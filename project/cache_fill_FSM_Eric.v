==> flow/design.v <==
module CLA_16bit(input [15:0] In1, input [15:0] In2, input cin, output [15:0] Sum, output Ov);
	wire g0, g1, g2, g3, p0, p1, p2, p3, c0, c1, c2, c3, cout0, cout1, cout2, cout3;
	wire [3:0] sum0, sum1, sum2, sum3;
	wire [15:0] Int_Sum;
	CLA_4bit CLA0(.In1(In1[3:0]), .In2(In2[3:0]), .cin(c0), .Out(Int_Sum[3:0]), .Prop(p0), .Gen(g0), .cout(cout0));
	CLA_4bit CLA1(.In1(In1[7:4]), .In2(In2[7:4]), .cin(c1), .Out(Int_Sum[7:4]), .Prop(p1), .Gen(g1), .cout(cout1));
	CLA_4bit CLA2(.In1(In1[11:8]), .In2(In2[11:8]), .cin(c2), .Out(Int_Sum[11:8]), .Prop(p2), .Gen(g2), .cout(cout2));
	CLA_4bit CLA3(.In1(In1[15:12]), .In2(In2[15:12]), .cin(c3), .Out(Int_Sum[15:12]), .Prop(p3), .Gen(g3), .cout(cout3));
	assign c0 = cin;
  	assign c1 = g0 | (p0 & c0);
    	assign c2 = g1 | (p1 & g0) | (p1 & p0 & c0);
   	assign c3 = g2 | (p2 & g1) | (p2 & p1 & g0) | (p2 & p1 & p0 & c0);
  	assign Ov = (In1[15] & In2[15] & (~Int_Sum[15]))	? 1 :
		    ((~In1[15]) & (~In2[15]) & (Int_Sum[15]))	? 1 : 0;
	assign Sum = (In1[15] & In2[15] & (~Int_Sum[15]))	? 16'h8000 :
		     ((~In1[15]) & (~In2[15]) & (Int_Sum[15]))	? 16'h7FFF : Int_Sum;
endmodule
module CLA_4bit(input [3:0] In1, input [3:0] In2, input cin, output [3:0] Out, output Prop, output Gen, output cout);
    	wire g0, g1, g2, g3, p0, p1, p2, p3, c0, c1, c2, c3;
	and a0(g0, In1[0], In2[0]);
	and a1(g1, In1[1], In2[1]);
	and a2(g2, In1[2], In2[2]);
	and a3(g3, In1[3], In2[3]);
	xor x0(p0, In1[0], In2[0]);
	xor x1(p1, In1[1], In2[1]);
	xor x2(p2, In1[2], In2[2]);
	xor x3(p3, In1[3], In2[3]);
    	assign c0 = cin;
  	assign c1 = g0 | (p0 & c0);
    	assign c2 = g1 | (p1 & g0) | (p1 & p0 & c0);
   	assign c3 = g2 | (p2 & g1) | (p2 & p1 & g0) | (p2 & p1 & p0 & c0);
  	assign cout = g3 | (p3 & g2) | (p3 & p2 & g1) | (p3 & p2 & p1 & g0) |(p3 & p2 & p1 & p0 & c0);
	xor sum_x0(Out[0], p0, c0);
	xor sum_x1(Out[1], p1, c1);
	xor sum_x2(Out[2], p2, c2);
	xor sum_x3(Out[3], p3, c3);
    	assign Prop = p3 & p2 & p1 & p0;
    	assign Gen = g3 | (p3 & g2) | (p3 & p2 & g1) | (p3 & p2 & p1 & g0);
endmodule
module cache_fill_FSM(clk, rst_n, miss_detected, miss_address, fsm_busy, write_data_array, write_tag_array,memory_address, memory_data, memory_data_valid);
input clk, rst_n;
input miss_detected;  
input [15:0] miss_address;  
output fsm_busy;  
output write_data_array;  
output write_tag_array;  
output [15:0] memory_address;  
input [15:0] memory_data;  
input memory_data_valid;  
wire old_miss_detected;
wire next_state, cur_state;  
wire add_chunk;  
wire prop, gen, cout;   
wire cout2;   
wire new_fsm_busy;  
wire new_write_tag_array;  
wire [3:0] chunks_received, new_chunks_received, d_new_chunks_received;  
wire [15:0] new_memory_address;  
wire [15:0] fsm_address_inc;  
dff dff_state(.clk(clk), .rst(~rst_n), .wen(1'b1), .d(next_state), .q(cur_state));  
assign next_state = ((!cur_state) & (miss_detected)) 		? 1'b1 :
		    (cur_state & (chunks_received == 4'b1000))	? 1'b0 :
								  cur_state;
CLA_16bit address_inc(.In1(memory_address), .In2(16'h0002), .cin(1'b0), .Sum(fsm_address_inc), .Ov(cout2));
dff_16bit dff_memory_address(.clk(clk), .rst(~rst_n), .wen(1'b1), .d(new_memory_address), .q(memory_address));
CLA_4bit chunks(.In1(chunks_received), .In2(4'b0000), .cin(add_chunk), .Out(new_chunks_received), .Prop(prop), .Gen(gen), .cout(cout));  
assign d_new_chunks_received = (fsm_busy) ? new_chunks_received : 4'h0;
dff_4bit dff_chunks(.clk(clk), .rst(~rst_n), .wen(1'b1), .d(d_new_chunks_received), .q(chunks_received));
assign new_add_chunk = (cur_state & memory_data_valid);  
dff dff_add_chunk(.clk(clk), .rst(~rst_n), .wen(1'b1), .d(new_add_chunk), .q(add_chunk));
assign write_data_array = add_chunk;  
dff dff_miss(.clk(clk), .rst(~rst_n), .wen(1'b1), .d(miss_detected), .q(old_miss_detected));
assign new_memory_address = (next_state) ? fsm_address_inc : miss_address;  
assign fsm_busy = (!cur_state & next_state) ? 1'b1 :  
		  (cur_state & next_state)  ? 1'b1 :  1'b0;  
assign new_write_tag_array = (cur_state & !next_state);  
dff dff_write_tag_array(.clk(clk), .rst(~rst_n), .wen(1'b1), .d(new_write_tag_array), .q(write_tag_array));
endmodule
module dff (q, d, wen, clk, rst);
    output         q;  
    input          d;  
    input 	   wen;  
    input          clk;  
    input          rst;  
    reg            state;
    assign q = state;
    always @(posedge clk) begin
      state = rst ? 0 : (wen ? d : state);
    end
endmodule
module dff_16bit(output [15:0] q, input [15:0] d, input wen, input clk, input rst);
dff dff0(.q(q[0]), .d(d[0]), .wen(wen), .clk(clk), .rst(rst));
dff dff1(.q(q[1]), .d(d[1]), .wen(wen), .clk(clk), .rst(rst));
dff dff2(.q(q[2]), .d(d[2]), .wen(wen), .clk(clk), .rst(rst));
dff dff3(.q(q[3]), .d(d[3]), .wen(wen), .clk(clk), .rst(rst));
dff dff4(.q(q[4]), .d(d[4]), .wen(wen), .clk(clk), .rst(rst));
dff dff5(.q(q[5]), .d(d[5]), .wen(wen), .clk(clk), .rst(rst));
dff dff6(.q(q[6]), .d(d[6]), .wen(wen), .clk(clk), .rst(rst));
dff dff7(.q(q[7]), .d(d[7]), .wen(wen), .clk(clk), .rst(rst));
dff dff8(.q(q[8]), .d(d[8]), .wen(wen), .clk(clk), .rst(rst));
dff dff9(.q(q[9]), .d(d[9]), .wen(wen), .clk(clk), .rst(rst));
dff dff10(.q(q[10]), .d(d[10]), .wen(wen), .clk(clk), .rst(rst));
dff dff11(.q(q[11]), .d(d[11]), .wen(wen), .clk(clk), .rst(rst));
dff dff12(.q(q[12]), .d(d[12]), .wen(wen), .clk(clk), .rst(rst));
dff dff13(.q(q[13]), .d(d[13]), .wen(wen), .clk(clk), .rst(rst));
dff dff14(.q(q[14]), .d(d[14]), .wen(wen), .clk(clk), .rst(rst));
dff dff15(.q(q[15]), .d(d[15]), .wen(wen), .clk(clk), .rst(rst));
endmodule
module dff_4bit(output [3:0] q, input [3:0] d, input wen, input clk, input rst);
dff dff0(.q(q[0]), .d(d[0]), .wen(wen), .clk(clk), .rst(rst));
dff dff1(.q(q[1]), .d(d[1]), .wen(wen), .clk(clk), .rst(rst));
dff dff2(.q(q[2]), .d(d[2]), .wen(wen), .clk(clk), .rst(rst));
dff dff3(.q(q[3]), .d(d[3]), .wen(wen), .clk(clk), .rst(rst));
endmodule
======== Reports on cache_fill_FSM ========
Tool output for the design above, in the order of the flow.
Lines are those of the file above, counted from 1.
Operators: Yosys type, input widths -> output width; for muxes data width and select width s.
A cell with - has no value.
inputs
  top ..................................... cache_fill_FSM
  clock ................................... clk
  standard-cell library ................... sky130hd
  timing corner ........................... tt_025C_1v80

======== Word-level counts ========
Counts by Yosys on the flattened word-level netlist (proc, flatten, opt, wreduce; memories kept). Register bits leave out memories and registers merged into their read ports (data or address). Print and check cells are left out. Cells with the same type and inputs are merged into one.
cells by class
  equality and inequality tests ........... 2
  reduce/logical cells .................... 3
  bitwise gates (word level) .............. 63
  muxes and demuxes ....................... 6
operators by type and width
  kind                number
  $and 1x1->1         43
  $mux 16             2
  $xor 1x1->1         18
  $eq 4x4->1 const B  1
  $mux 1              4
  $not 1->1           2
  $logic_not 1->1     2
  $ne 2x1->1 const B  1
  $reduce_and 2->1    1
bit counts
  output and inout port bits .............. 19
  bits in registers ....................... 23
  elaborated cells ........................ 97
  input bits .............................. 36

======== Depth ========
Longest topological path by Yosys (ltp), each cell counted once; first at word level (registers and memories cut), then after technology mapping (sequential cells cut; the memories' decode and read muxes count).
logic depth
  depth after elaboration ................. 10
  ABC_AREA ................................ 0
  mapped depth ............................ 6
  mapped depth without buffers ............ 6

======== Netlist ========
The flow's flattened synthesis, as Yosys stat reports it; memories are mapped. The netlist is that of the ABC_AREA named above (0 if unset); the other value can give another one.
Totals and module areas in this step are rounded.
cells by type
  type                       number  total area (um^2)
  sky130_fd_sc_hd__dfxtp_1   23      460.442
  sky130_fd_sc_hd__buf_4     16      120.115
  sky130_fd_sc_hd__a31oi_1   14      87.584
  sky130_fd_sc_hd__o21ai_0   15      75.072
  sky130_fd_sc_hd__xnor2_1   7       61.309
  sky130_fd_sc_hd__ha_1      4       50.048
  sky130_fd_sc_hd__xor2_1    4       35.034
  sky130_fd_sc_hd__inv_1     9       33.782
  sky130_fd_sc_hd__and3_1    4       25.024
  sky130_fd_sc_hd__nor4_4    1       21.27
  sky130_fd_sc_hd__nand3_1   4       20.019
  sky130_fd_sc_hd__clkbuf_1  5       18.768
  sky130_fd_sc_hd__nor2_1    5       18.768
  sky130_fd_sc_hd__nand3_4   1       17.517
  sky130_fd_sc_hd__nand2_1   4       15.014
  sky130_fd_sc_hd__nand4b_2  1       15.014
  sky130_fd_sc_hd__o211ai_2  1       12.512
  sky130_fd_sc_hd__or4_4     1       11.261
Not listed: further types 11, cells in them 12.
synthesis totals
  standard cells after synthesis .......... 131
  flip-flop cells ......................... 23
  sequential area ......................... 460.4 um^2
  buffer cells ............................ 22
  synthesis area .......................... 1185 um^2
The figures by module come from a second, unflattened synthesis with its own total; it is not the netlist above.
second synthesis, totals
  cell total of the unflattened synthesis .. 268
  area total of the unflattened synthesis .. 2351 um^2
Each row is one instance without its submodules.
modules
  module          sequential area (um^2)  cells  instances  area (um^2)
  CLA_4bit        0.0                     22     5          181.4
  dff             20.0                    3      23         33.8
  cache_fill_FSM  0.0                     30     1          339.1
  CLA_16bit       0.0                     59     1          327.8
  dff_16bit       0.0                     0      1          0.0
  dff_4bit        0.0                     0      1          0.0

======== Path before layout ========
Path of least setup slack by OpenSTA after synthesis, without wires, with an ideal clock, recovery checks aside; 20% of the period is set as input and as output delay. Where synthesis merged equal registers, the netlist keeps one of their names.
timing after synthesis
  kind .................................... register -> register
  start point ............................. register dff_memory_address.dff1.state
  end point ............................... register dff_memory_address.dff14.state
  launch time at the first pin ............ 0.000 ns
  setup slack ............................. 0.527 ns
  arrival time ............................ 1.411 ns
  path delay .............................. 1.533 ns
  required time ........................... 1.938 ns
  driving pins on the path ................ 4
  clock period ............................ 2.06 ns
  setup time .............................. 0.122 ns
  path buffers ............................ 0
  period reached after synthesis .......... 1.533 ns
"path delay" is the arrival time less input delay plus setup time.
"driving pins on the path" counts driving pins, that of a launching flip-flop among them; a cell with two outputs on the path counts twice.
"period reached after synthesis" = period - worst setup slack (recovery checks aside). The figure is calculated, with input and output delays left at 20% of the set period.
Between the ends stands the longest chain of elaborated cells between them, by number of cells; it is not shown to be the way that was timed. Of several equally long chains one is given.
Each line given opens the expression or statement behind the cell; cells for indexed reads and writes are added by Yosys, which also makes memories of some case tables.
on the way, after synthesis
  path through ............................ sky130_fd_sc_hd__dfxtp_1 > sky130_fd_sc_hd__nand3_2 > sky130_fd_sc_hd__or4_4 > sky130_fd_sc_hd__o311a_1
  length of the longest elaborated chain .. 7
  elaborated cells on any way between the ends .. 9
  classes of those cells .................. 2 x mux; 7 x logic
RTL lines, path after synthesis
  item                RTL line  RTL
  start: declaration  85        reg            state;
  start: assignment   88        state = rst ? 0 : (wen ? d : state);
  $and 1x1->1         38        assign Gen = g3 | (p3 & g2) | (p3 & p2 & g1) | (p3 & p2 & p1 & g0);
  $and 1x1->1         12        assign c3 = g2 | (p2 & g1) | (p2 & p1 & g0) | (p2 & p1 & p0 & c0);
  $and 1x1->1         31        assign c3 = g2 | (p2 & g1) | (p2 & p1 & g0) | (p2 & p1 & p0 & c0);
  $xor 1x1->1         36        xor sum_x3(Out[3], p3, c3);
  $and 1x1->1         16        ((~In1[15]) & (~In2[15]) & (Int_Sum[15])) ? 16'h7FFF : Int_Sum;
  $mux 16             16
  $mux 16             73        assign new_memory_address = (next_state) ? fsm_address_inc : miss_address;
  end: assignment     88
  end: declaration    85

Wiki page: cache_fill_FSM / flow data

Top module cache_fill_FSM; platform sky130hd; tools Yosys and OpenROAD; 2 stored runs in no particular order. Input and output delays are each 20% of the period that was set; the output load is 0.01 pF.

======== run 1 ========
==> flow/run.sh <==
#!/bin/bash
# the make line also repeats the synthesis and layout settings of config.mk as NAME=value (left out here)
make -C /OpenROAD-flow-scripts/flow DESIGN_CONFIG=/design/flow/config.mk WORK_HOME=/design/flow/orfs CLKGATE_MAP_FILE= finish
==> flow/config.mk <==
export PLATFORM = sky130hd
export DESIGN_NAME = cache_fill_FSM
export DESIGN_NICKNAME = cache_fill_FSM
export VERILOG_FILES = /design/flow/design.v
export SDC_FILE = /design/flow/constraint.sdc
export NUM_CORES = 4
export LEC_CHECK = 0
export ABC_AREA = 0
export CAP_MARGIN = 20
export CELL_PAD_IN_SITES_DETAIL_PLACEMENT = 2
export CORE_MARGIN = 2
export CORE_UTILIZATION = 54
export GPL_TIMING_DRIVEN = 1
export MAX_ROUTING_LAYER = met5
export MIN_ROUTING_LAYER = met1
export PLACE_DENSITY = 0.39
export SETUP_SLACK_MARGIN = -0.14
export SLEW_MARGIN = 20
export TNS_END_PERCENT = 85
==> flow/constraint.sdc <==
create_clock -name core_clock -period 1.42 [get_ports {clk}]
set_input_delay 0.2840 -clock core_clock [delete_from_list [all_inputs] [get_ports {clk}]]
set_output_delay 0.2840 -clock core_clock [all_outputs]
set_load 0.01 [all_outputs]

-------- run 1 --------
  stopped before the end: placement reported DPL-0033

======== run 2 ========
==> flow/run.sh <==
#!/bin/bash
# the make line also repeats the synthesis and layout settings of config.mk as NAME=value (left out here)
make -C /OpenROAD-flow-scripts/flow DESIGN_CONFIG=/design/flow/config.mk WORK_HOME=/design/flow/orfs CLKGATE_MAP_FILE= finish
==> flow/config.mk <==
export PLATFORM = sky130hd
export DESIGN_NAME = cache_fill_FSM
export DESIGN_NICKNAME = cache_fill_FSM
export VERILOG_FILES = /design/flow/design.v
export SDC_FILE = /design/flow/constraint.sdc
export NUM_CORES = 4
export LEC_CHECK = 0
export ABC_AREA = 1
export CAP_MARGIN = 20
export CELL_PAD_IN_SITES_GLOBAL_PLACEMENT = 3
export CORE_MARGIN = 2
export CORE_UTILIZATION = 57
export CTS_CLUSTER_DIAMETER = 269
export MIN_ROUTING_LAYER = met2
export PLACE_DENSITY_LB_ADDON = 0.21
export SETUP_SLACK_MARGIN = 0.58
export SLEW_MARGIN = 0
==> flow/constraint.sdc <==
create_clock -name core_clock -period 2.01 [get_ports {clk}]
set_input_delay 0.4020 -clock core_clock [delete_from_list [all_inputs] [get_ports {clk}]]
set_output_delay 0.4020 -clock core_clock [all_outputs]
set_load 0.01 [all_outputs]

-------- run 2 --------
  stopped before the end: placement reported FLW-0024
